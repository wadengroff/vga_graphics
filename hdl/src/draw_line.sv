==> flow/design.v <==
module draw_line (
    input logic clk,
    input logic [7:0] start_x_pos,  
    input logic [6:0] start_y_pos,  
    input logic [7:0] x_length,     
    input logic [7:0] y_length,     
    input logic start_line,
    output logic wr_valid,
    output logic [7:0] write_x_pos,
    output logic [6:0] write_y_pos,
    output logic running
);
localparam integer VGA_WIDTH_C = 160;
localparam integer VGA_HEIGHT_C = 120;
typedef enum logic {
    IDLE,
    WRITE_PIXELS
} line_state_t;
line_state_t line_state_reg = IDLE;
logic [13:0] x_length_fp;  
assign x_length_fp = {7'b0000000, x_length};
logic [13:0] y_length_pos_fp, y_length_neg_fp, y_length_fp;  
assign y_length_pos_fp = {y_length, 6'b000000};    
assign y_length_neg_fp = {~y_length+1, 6'b000000};
assign y_length_fp = (y_length[7] == 1) ? y_length_neg_fp : y_length_pos_fp;
logic [13:0] div_slope_pipe0;
logic zero_check_pipe0;
logic [13:0] slope_out_pipe1;
logic [7:0] x_max_pipe0, x_max_pipe1;
logic [7:0] y_max_pipe0, y_max_pipe1;
logic [6:0] vert_slope_pipe0;  
logic [7:0] y_length_pipe0;
logic       y_sign_pipe0,      y_sign_pipe1;
logic [7:0] start_x_pos_pipe0, start_x_pos_pipe1;
logic [6:0] start_y_pos_pipe0, start_y_pos_pipe1;
logic       start_line_pipe0,  start_line_pipe1;
always_ff @(posedge clk) begin
    div_slope_pipe0 <= y_length_fp / x_length_fp;
    zero_check_pipe0 <= (x_length == 0) ? 1 : 0;
    x_max_pipe0    <= start_x_pos + x_length;
    y_max_pipe0 <= {1'b0, start_y_pos} + y_length;
    y_length_pipe0 <= y_length;
    start_x_pos_pipe0 <= start_x_pos;
    start_y_pos_pipe0 <= start_y_pos;
    y_sign_pipe0   <= y_length[7];
    y_length_pipe0 <= y_length;  
    start_line_pipe0 <= start_line;
    slope_out_pipe1 <= (zero_check_pipe0) ? y_length_pipe0 : ((y_sign_pipe0) ? ~div_slope_pipe0 + 1 : div_slope_pipe0);
    start_x_pos_pipe1 <= start_x_pos_pipe0;
    start_y_pos_pipe1 <= start_y_pos_pipe0;
    x_max_pipe1 <= (x_max_pipe0 > VGA_WIDTH_C) ? VGA_WIDTH_C : x_max_pipe0;
    if (y_max_pipe0[7] == 1) begin
        y_max_pipe1 <= 0; 
    end else begin
        y_max_pipe1 <= (y_max_pipe0 > VGA_WIDTH_C) ? VGA_WIDTH_C : y_max_pipe0;
    end
    y_sign_pipe1   <= y_sign_pipe0;
    start_line_pipe1 <= start_line_pipe0;
end
logic [13:0] y_ideal_reg;
logic [13:0] slope_reg;
logic [6:0] y_added_reg;  
logic [7:0] x_added_reg;
logic [7:0] x_max_reg;
logic [6:0] y_max_reg;
logic [13:0] y_difference;
logic inc_y_reg, inc_x_reg, inc_ideal_reg;
logic invalid_pixel_reg, invalid_pixel_s;
logic x_diff_reg;
logic [7:0] x_pos_out_reg;
logic [6:0] y_pos_out_reg;
logic [6:0] y_add_value_reg;
logic wr_valid_reg;
always_ff @(posedge clk) begin
    line_state_reg <= line_state_reg;
    y_ideal_reg <= y_ideal_reg;
    slope_reg <= slope_reg;
    y_added_reg <= y_added_reg;
    x_added_reg <= x_added_reg;
    x_diff_reg  <= x_diff_reg;
    x_max_reg <= x_max_reg;
    y_max_reg <= y_max_reg;
    wr_valid_reg <= 0;
    case (line_state_reg)
        IDLE: begin
            y_ideal_reg <= {1'b0, start_y_pos_pipe1, 6'b0};
            slope_reg <= slope_out_pipe1;
            y_added_reg <= 0;
            x_added_reg <= 0;
            x_diff_reg  <= 0;
            x_pos_out_reg  <= start_x_pos_pipe1;
            y_pos_out_reg  <= start_y_pos_pipe1;
            x_max_reg <= x_max_pipe1;
            y_max_reg <= y_max_pipe1;
            y_add_value_reg <= (y_sign_pipe1) ? 7'h7f : 7'h1;
            if (start_line_pipe1) begin
                line_state_reg <= WRITE_PIXELS;
                wr_valid_reg   <= 1;  
            end
        end
        WRITE_PIXELS : begin
            wr_valid_reg <= 1;
            if (invalid_pixel_reg || (x_pos_out_reg == x_max_reg && y_pos_out_reg == y_max_reg)) begin
                line_state_reg <= IDLE;
            end else begin
                if (slope_reg != 0 && y_pos_out_reg != y_ideal_reg[12:6]) begin
                    y_pos_out_reg <= y_pos_out_reg + y_add_value_reg;
                end else begin
                    if (x_pos_out_reg != x_max_reg) begin
                        x_pos_out_reg <= x_pos_out_reg + 1;
                    end
                    if (y_pos_out_reg != y_max_reg) begin
                        y_ideal_reg <= y_ideal_reg + slope_reg;
                    end
                end
            end
        end
        default : begin
            line_state_reg <= IDLE;
        end
    endcase
end
assign invalid_pixel_s = (x_pos_out_reg > VGA_WIDTH_C-1) || (y_pos_out_reg > VGA_HEIGHT_C-1);
always_ff @(posedge clk) begin
    invalid_pixel_reg <= invalid_pixel_s;
end
assign wr_valid = (invalid_pixel_s || invalid_pixel_reg) ? 0 : wr_valid_reg;
assign write_x_pos = x_pos_out_reg;
assign write_y_pos = y_pos_out_reg;
assign running = (line_state_reg == WRITE_PIXELS);
endmodule
# From RTL to reports: draw_line
# What the tools print for draw_line, step after step.
# Lines are those of the file above, counted from 1.
# Operators: Yosys type, input widths -> output width; for muxes data width and select width s.
# A cell with -- has no value.
# design
design,draw_line
clk_port,clk
lib,sky130hd
lib_corner,tt_025C_1v80

# Word-level counts
# Yosys after proc, flatten, opt, wreduce and memory -nomap, before mapping. Memory bits, and registers merged into a memory's read port (data or address), are not among the register bits. Print and check cells are not counted. Equal cells are merged and count once.
# word_totals
out_inout_bits,17
mem_bits_ro,0
mem_count,0
clocked_rd_ports_x_width,0
register_bits,170
inputBits,33
ramBits,0
word_cells,86
latchBits,0
# classes
logic,3
n_reduce_logical,11
n_addsub,7
compare,4
n_shift,0
muxes,22
n_div,1
eq_ne,10
multipliers,0
# op_table
operator,count
$div 14x8->14,1
$mux 14,5
$mux 8,4
$pmux 14 s2,1
$gt 8x8->1 const B,3
$mux 7,3
$add 8x1->8 const B,2
$pmux 8 s2,1
$add 14x1->14 const B,1
$add 14x14->14,1
$not 14->14,1
$reduce_bool 14->1,1
$ne 7x7->1,2
$pmux 7 s2,1
$add 7x8->8,1
$add 8x8->8,1
$eq 8x8->1,1
$ne 8x8->1,1
$not 8->8,1
$logic_not 8->1,1
$add 7x7->7,1
$gt 7x7->1 const B,1
$eq 7x7->1,1
$ne 2x1->1 const B,3
$reduce_and 3->1,2
$mux 6,1
$ne 2x2->1 const B,2
$pmux 1 s2,2
# Not listed: further kinds 6, cells in them 12.

# Depth
# Yosys ltp: most cells in a row. Word level: on the elaborated netlist, between registers, memories and ports. Mapped: between sequential cells and ports; inverters and the memories' decode and read muxes count.
# depth
ltp_word,5
abc_area,0
depth_mapped,126
ltp_nobuf,120

# Netlist
# Yosys stat after the flow's synthesis: flattened, memories mapped to cells. It holds for the ABC_AREA given above (unset counts as 0); a run with the other value may have another netlist.
# Totals and module areas in this step are rounded.
# synth_totals
mapped_area_mm2,0.011
sequential_area_mm2,0.0038
buffers,17
ffs,162
cells,1109
# types
cell_type,count,area_total_um2
sky130_fd_sc_hd__dfxtp_1,104,2.08E+03
sky130_fd_sc_hd__edfxtp_1,58,1741.67
sky130_fd_sc_hd__ha_1,114,1.43E+03
sky130_fd_sc_hd__xnor2_1,55,481.712
sky130_fd_sc_hd__xor2_1,50,437.92
sky130_fd_sc_hd__a21oi_1,67,335.322
sky130_fd_sc_hd__o21ai_0,59,295.283
sky130_fd_sc_hd__nor2_1,76,285.274
sky130_fd_sc_hd__mux2_2,25,281.52
sky130_fd_sc_hd__o21a_1,35,262.752
sky130_fd_sc_hd__nand2_1,67,251.491
sky130_fd_sc_hd__inv_1,61,228.97
sky130_fd_sc_hd__a21o_1,29,217.709
sky130_fd_sc_hd__nor2b_1,26,162.656
sky130_fd_sc_hd__nor3_1,31,155.149
sky130_fd_sc_hd__o21bai_1,18,135.13
sky130_fd_sc_hd__nand2b_1,21,131.376
sky130_fd_sc_hd__fa_1,5,100.096
# Other cell types: 71; their cells: 208.

# Timing after synthesis
# Source: OpenSTA report_checks on the synthesized netlist (no wires, ideal clock, input and output delay 20% of the period each), path of least setup slack; recovery checks are left aside. Register names are those of the netlist, which keeps one name where synthesis merged equal registers.
# synth_timing
kind,input port to flip-flop
start,input port y_length[1]
end,register div_slope_pipe0[0]
stages,117
launch_ps,6980
n_path_buf,6
clock_period_ps,34900
path_delay_ps,22913
in_delay_ps,6980
required_time_ps,34778
slack_ps,5008
t_arrival_ps,29771
setup_ps,122
synth_period_reached_ps,29892
# "path_delay_ps" = arrival - input delay + setup time.
# "stages" counts driving pins, that of a launching flip-flop among them; a cell with two outputs on the path counts twice.
# "synth_period_reached_ps" is the clock period less the worst setup slack; recovery checks do not enter. This is arithmetic on one report: input and output delays are still those of the set period (20% each).
# The rows between start and end are the longest chain of elaborated cells between them; the timing report does not say that the signal goes this way. Where chains are equally long, one stands for them.
# Each line given opens the expression or statement behind the cell; cells for indexed reads and writes are added by Yosys, which also makes memories of some case tables.
# synth_between
cell_sequence,sky130_fd_sc_hd__or4_4 > sky130_fd_sc_hd__nor4_4 > sky130_fd_sc_hd__ha_1 > sky130_fd_sc_hd__and4_1 > sky130_fd_sc_hd__nor2_1 > sky130_fd_sc_hd__a21oi_1 > sky130_fd_sc_hd__ha_1 > sky130_fd_sc_hd__o21a_1 > sky130_fd_sc_hd__o211a_1 > sky130_fd_sc_hd__o41ai_1 > sky130_fd_sc_hd__inv_1 > sky130_fd_sc_hd__ha_1 > sky130_fd_sc_hd__o211ai_1 > sky130_fd_sc_hd__a2111oi_4 > sky130_fd_sc_hd__nand3_1 > sky130_fd_sc_hd__o21ai_1 > sky130_fd_sc_hd__ha_1 > sky130_fd_sc_hd__a21o_1 > [... 81 more ...] > sky130_fd_sc_hd__o21a_1 > sky130_fd_sc_hd__o21a_1 > sky130_fd_sc_hd__o21a_1 > sky130_fd_sc_hd__o21a_1 > sky130_fd_sc_hd__o21ai_0 > sky130_fd_sc_hd__nand2b_1 > sky130_fd_sc_hd__a211oi_2 > sky130_fd_sc_hd__nand4_4 > sky130_fd_sc_hd__mux2_4 > sky130_fd_sc_hd__ha_1 > sky130_fd_sc_hd__a21o_1 > sky130_fd_sc_hd__a21o_1 > sky130_fd_sc_hd__a21oi_1 > sky130_fd_sc_hd__o21ai_0 > sky130_fd_sc_hd__nand3_1 > sky130_fd_sc_hd__o221ai_1 > sky130_fd_sc_hd__and4bb_1 > sky130_fd_sc_hd__nand3_1
elab_chain_len,4
cells_between,4
cone_lines,3
classes_between,1 x add/sub; 1 x div; 1 x mux; 1 x logic
# synth_rtl
element,line,source
"start, declared",6,"input logic [7:0] y_length,"
$not 8->8,24,"assign y_length_neg_fp = {~y_length+1, 6'b000000};"
$add 8x1->8,24,
$mux 14,25,assign y_length_fp = (y_length[7] == 1) ? y_length_neg_fp : y_length_pos_fp;
$div 14x8->14,38,div_slope_pipe0 <= y_length_fp / x_length_fp;
"end, assigned",38,
"end, declared",26,logic [13:0] div_slope_pipe0;

# Timing after layout
# Path of least setup slack in the final report of stored run 1 (OpenROAD, finished layout, wires in). Where an end is a register, its clock arrival counts in the times.
# The path's times are printed in steps of 10 ps; the period is the one set.
# layout_timing
kind,input port to flip-flop
start,input port y_length[3]
end,register div_slope_pipe0[0]
clock_period_ps,33800
t_arrival_ps,30310
in_delay_ps,6760
launch_ps,6760
n_path_buf,5
required_time_ps,34100
stages,116
slack_ps,3780
setup_ps,120
# The rows between start and end are the longest chain of elaborated cells between them; the timing report does not say that the signal goes this way. Where chains are equally long, one stands for them.
# layout_between
cell_sequence,sky130_fd_sc_hd__dlymetal6s2s_1 > sky130_fd_sc_hd__or4_4 > sky130_fd_sc_hd__nor4_4 > sky130_fd_sc_hd__ha_2 > sky130_fd_sc_hd__and4_1 > sky130_fd_sc_hd__nor2_1 > sky130_fd_sc_hd__a21oi_1 > sky130_fd_sc_hd__ha_1 > sky130_fd_sc_hd__o21a_1 > sky130_fd_sc_hd__o211a_1 > sky130_fd_sc_hd__or3b_1 > sky130_fd_sc_hd__nand2_1 > sky130_fd_sc_hd__ha_1 > sky130_fd_sc_hd__a21oi_1 > sky130_fd_sc_hd__a2111oi_4 > sky130_fd_sc_hd__buf_4 > sky130_fd_sc_hd__buf_4 > sky130_fd_sc_hd__o21a_1 > [... 80 more ...] > sky130_fd_sc_hd__o21a_1 > sky130_fd_sc_hd__o21a_1 > sky130_fd_sc_hd__o21a_1 > sky130_fd_sc_hd__o21a_1 > sky130_fd_sc_hd__o21ai_0 > sky130_fd_sc_hd__nand2b_1 > sky130_fd_sc_hd__a211oi_4 > sky130_fd_sc_hd__nand4_4 > sky130_fd_sc_hd__mux2_4 > sky130_fd_sc_hd__ha_1 > sky130_fd_sc_hd__a21o_1 > sky130_fd_sc_hd__a21o_1 > sky130_fd_sc_hd__a21oi_1 > sky130_fd_sc_hd__o21ai_0 > sky130_fd_sc_hd__nand3_1 > sky130_fd_sc_hd__o221ai_1 > sky130_fd_sc_hd__and4bb_1 > sky130_fd_sc_hd__nand3_1
elab_chain_len,4
cells_between,4
cone_lines,3
classes_between,1 x add/sub; 1 x div; 1 x mux; 1 x logic
# layout_rtl
element,line,source
"start, declared",6,"input logic [7:0] y_length,"
$not 8->8,24,"assign y_length_neg_fp = {~y_length+1, 6'b000000};"
$add 8x1->8,24,
$mux 14,25,assign y_length_fp = (y_length[7] == 1) ? y_length_neg_fp : y_length_pos_fp;
$div 14x8->14,38,div_slope_pipe0 <= y_length_fp / x_length_fp;
"end, assigned",38,
"end, declared",26,logic [13:0] div_slope_pipe0;

# Flow runs of draw_line

Record of 2 stored runs of the RTL-to-layout flow on draw_line, platform sky130hd. The runs are unordered. Constraints: input delay and output delay 20% of the set period each, output load 0.01 pF.
"period_reached_ps": clock period set for the run, less the worst setup slack. It is reckoned from that one timing run; input and output delays stay at 20% of the period that was set.
"worst_setup_path_time_ps" = time allowed to the worst setup path (clock period - input delay - output delay, where it has them) - its slack; a late launch clock adds to it, a late capture clock takes from it.
"worst_setup_path_time_ps" is given in steps of 10 ps.
Values from the reports are rounded here.

Stored run 1, flow files:
==> flow/run.sh <==
#!/bin/bash
# the make line also repeats the synthesis and layout settings of config.mk as NAME=value (left out here)
make -C /OpenROAD-flow-scripts/flow DESIGN_CONFIG=/design/flow/config.mk WORK_HOME=/design/flow/orfs CLKGATE_MAP_FILE= finish
==> flow/config.mk <==
export PLATFORM = sky130hd
export DESIGN_NAME = draw_line
export DESIGN_NICKNAME = draw_line
export VERILOG_FILES = /design/flow/design.v
export SDC_FILE = /design/flow/constraint.sdc
export NUM_CORES = 4
export LEC_CHECK = 0
export ABC_AREA = 0
export CAP_MARGIN = 30
export CORE_ASPECT_RATIO = 0.52
export CORE_MARGIN = 9
export CORE_UTILIZATION = 57
export CTS_CLUSTER_DIAMETER = 304
export MIN_ROUTING_LAYER = met1
export PLACE_DENSITY_LB_ADDON = 0.17
export SETUP_SLACK_MARGIN = 2.84
export SLEW_MARGIN = 25
export TNS_END_PERCENT = 75
==> flow/constraint.sdc <==
create_clock -name core_clock -period 33.8 [get_ports {clk}]
set_input_delay 6.7600 -clock core_clock [delete_from_list [all_inputs] [get_ports {clk}]]
set_output_delay 6.7600 -clock core_clock [all_outputs]
set_load 0.01 [all_outputs]

==> results of stored run 1, as CSV <==
result,value
worst_setup_path_time_ps,23260
timing.worst_path_kind,"input port to flip-flop"
period_reached_ps,30016
die_footprint_mm2,0.024
tns_setup_ps,0
stdcell_area_mm2,0.013
final_util_pct,69
ws_setup_ps,3800
ws_hold_ps,330
synthArea_mm2,0.011

Stored run 2, flow files:
==> flow/run.sh <==
#!/bin/bash
# the make line also repeats the synthesis and layout settings of config.mk as NAME=value (left out here)
make -C /OpenROAD-flow-scripts/flow DESIGN_CONFIG=/design/flow/config.mk WORK_HOME=/design/flow/orfs CLKGATE_MAP_FILE= finish
==> flow/config.mk <==
export PLATFORM = sky130hd
export DESIGN_NAME = draw_line
export DESIGN_NICKNAME = draw_line
export VERILOG_FILES = /design/flow/design.v
export SDC_FILE = /design/flow/constraint.sdc
export NUM_CORES = 4
export LEC_CHECK = 0
export CAP_MARGIN = 20
export CORE_ASPECT_RATIO = 0.53
export CORE_MARGIN = 8
export CORE_UTILIZATION = 16
export MIN_ROUTING_LAYER = met1
export SETUP_SLACK_MARGIN = 2.17
export SLEW_MARGIN = 20
export TNS_END_PERCENT = 100
==> flow/constraint.sdc <==
create_clock -name core_clock -period 19.6 [get_ports {clk}]
set_input_delay 3.9200 -clock core_clock [delete_from_list [all_inputs] [get_ports {clk}]]
set_output_delay 3.9200 -clock core_clock [all_outputs]
set_load 0.01 [all_outputs]

==> results of stored run 2, as CSV <==
result,value
worst_setup_path_time_ps,20800
timing.worst_path_kind,"input port to flip-flop"
period_reached_ps,24715
die_footprint_mm2,0.076
tns_setup_ps,-11000
stdcell_area_mm2,0.016
final_util_pct,25
ws_setup_ps,-5100
ws_hold_ps,320
synthArea_mm2,0.011
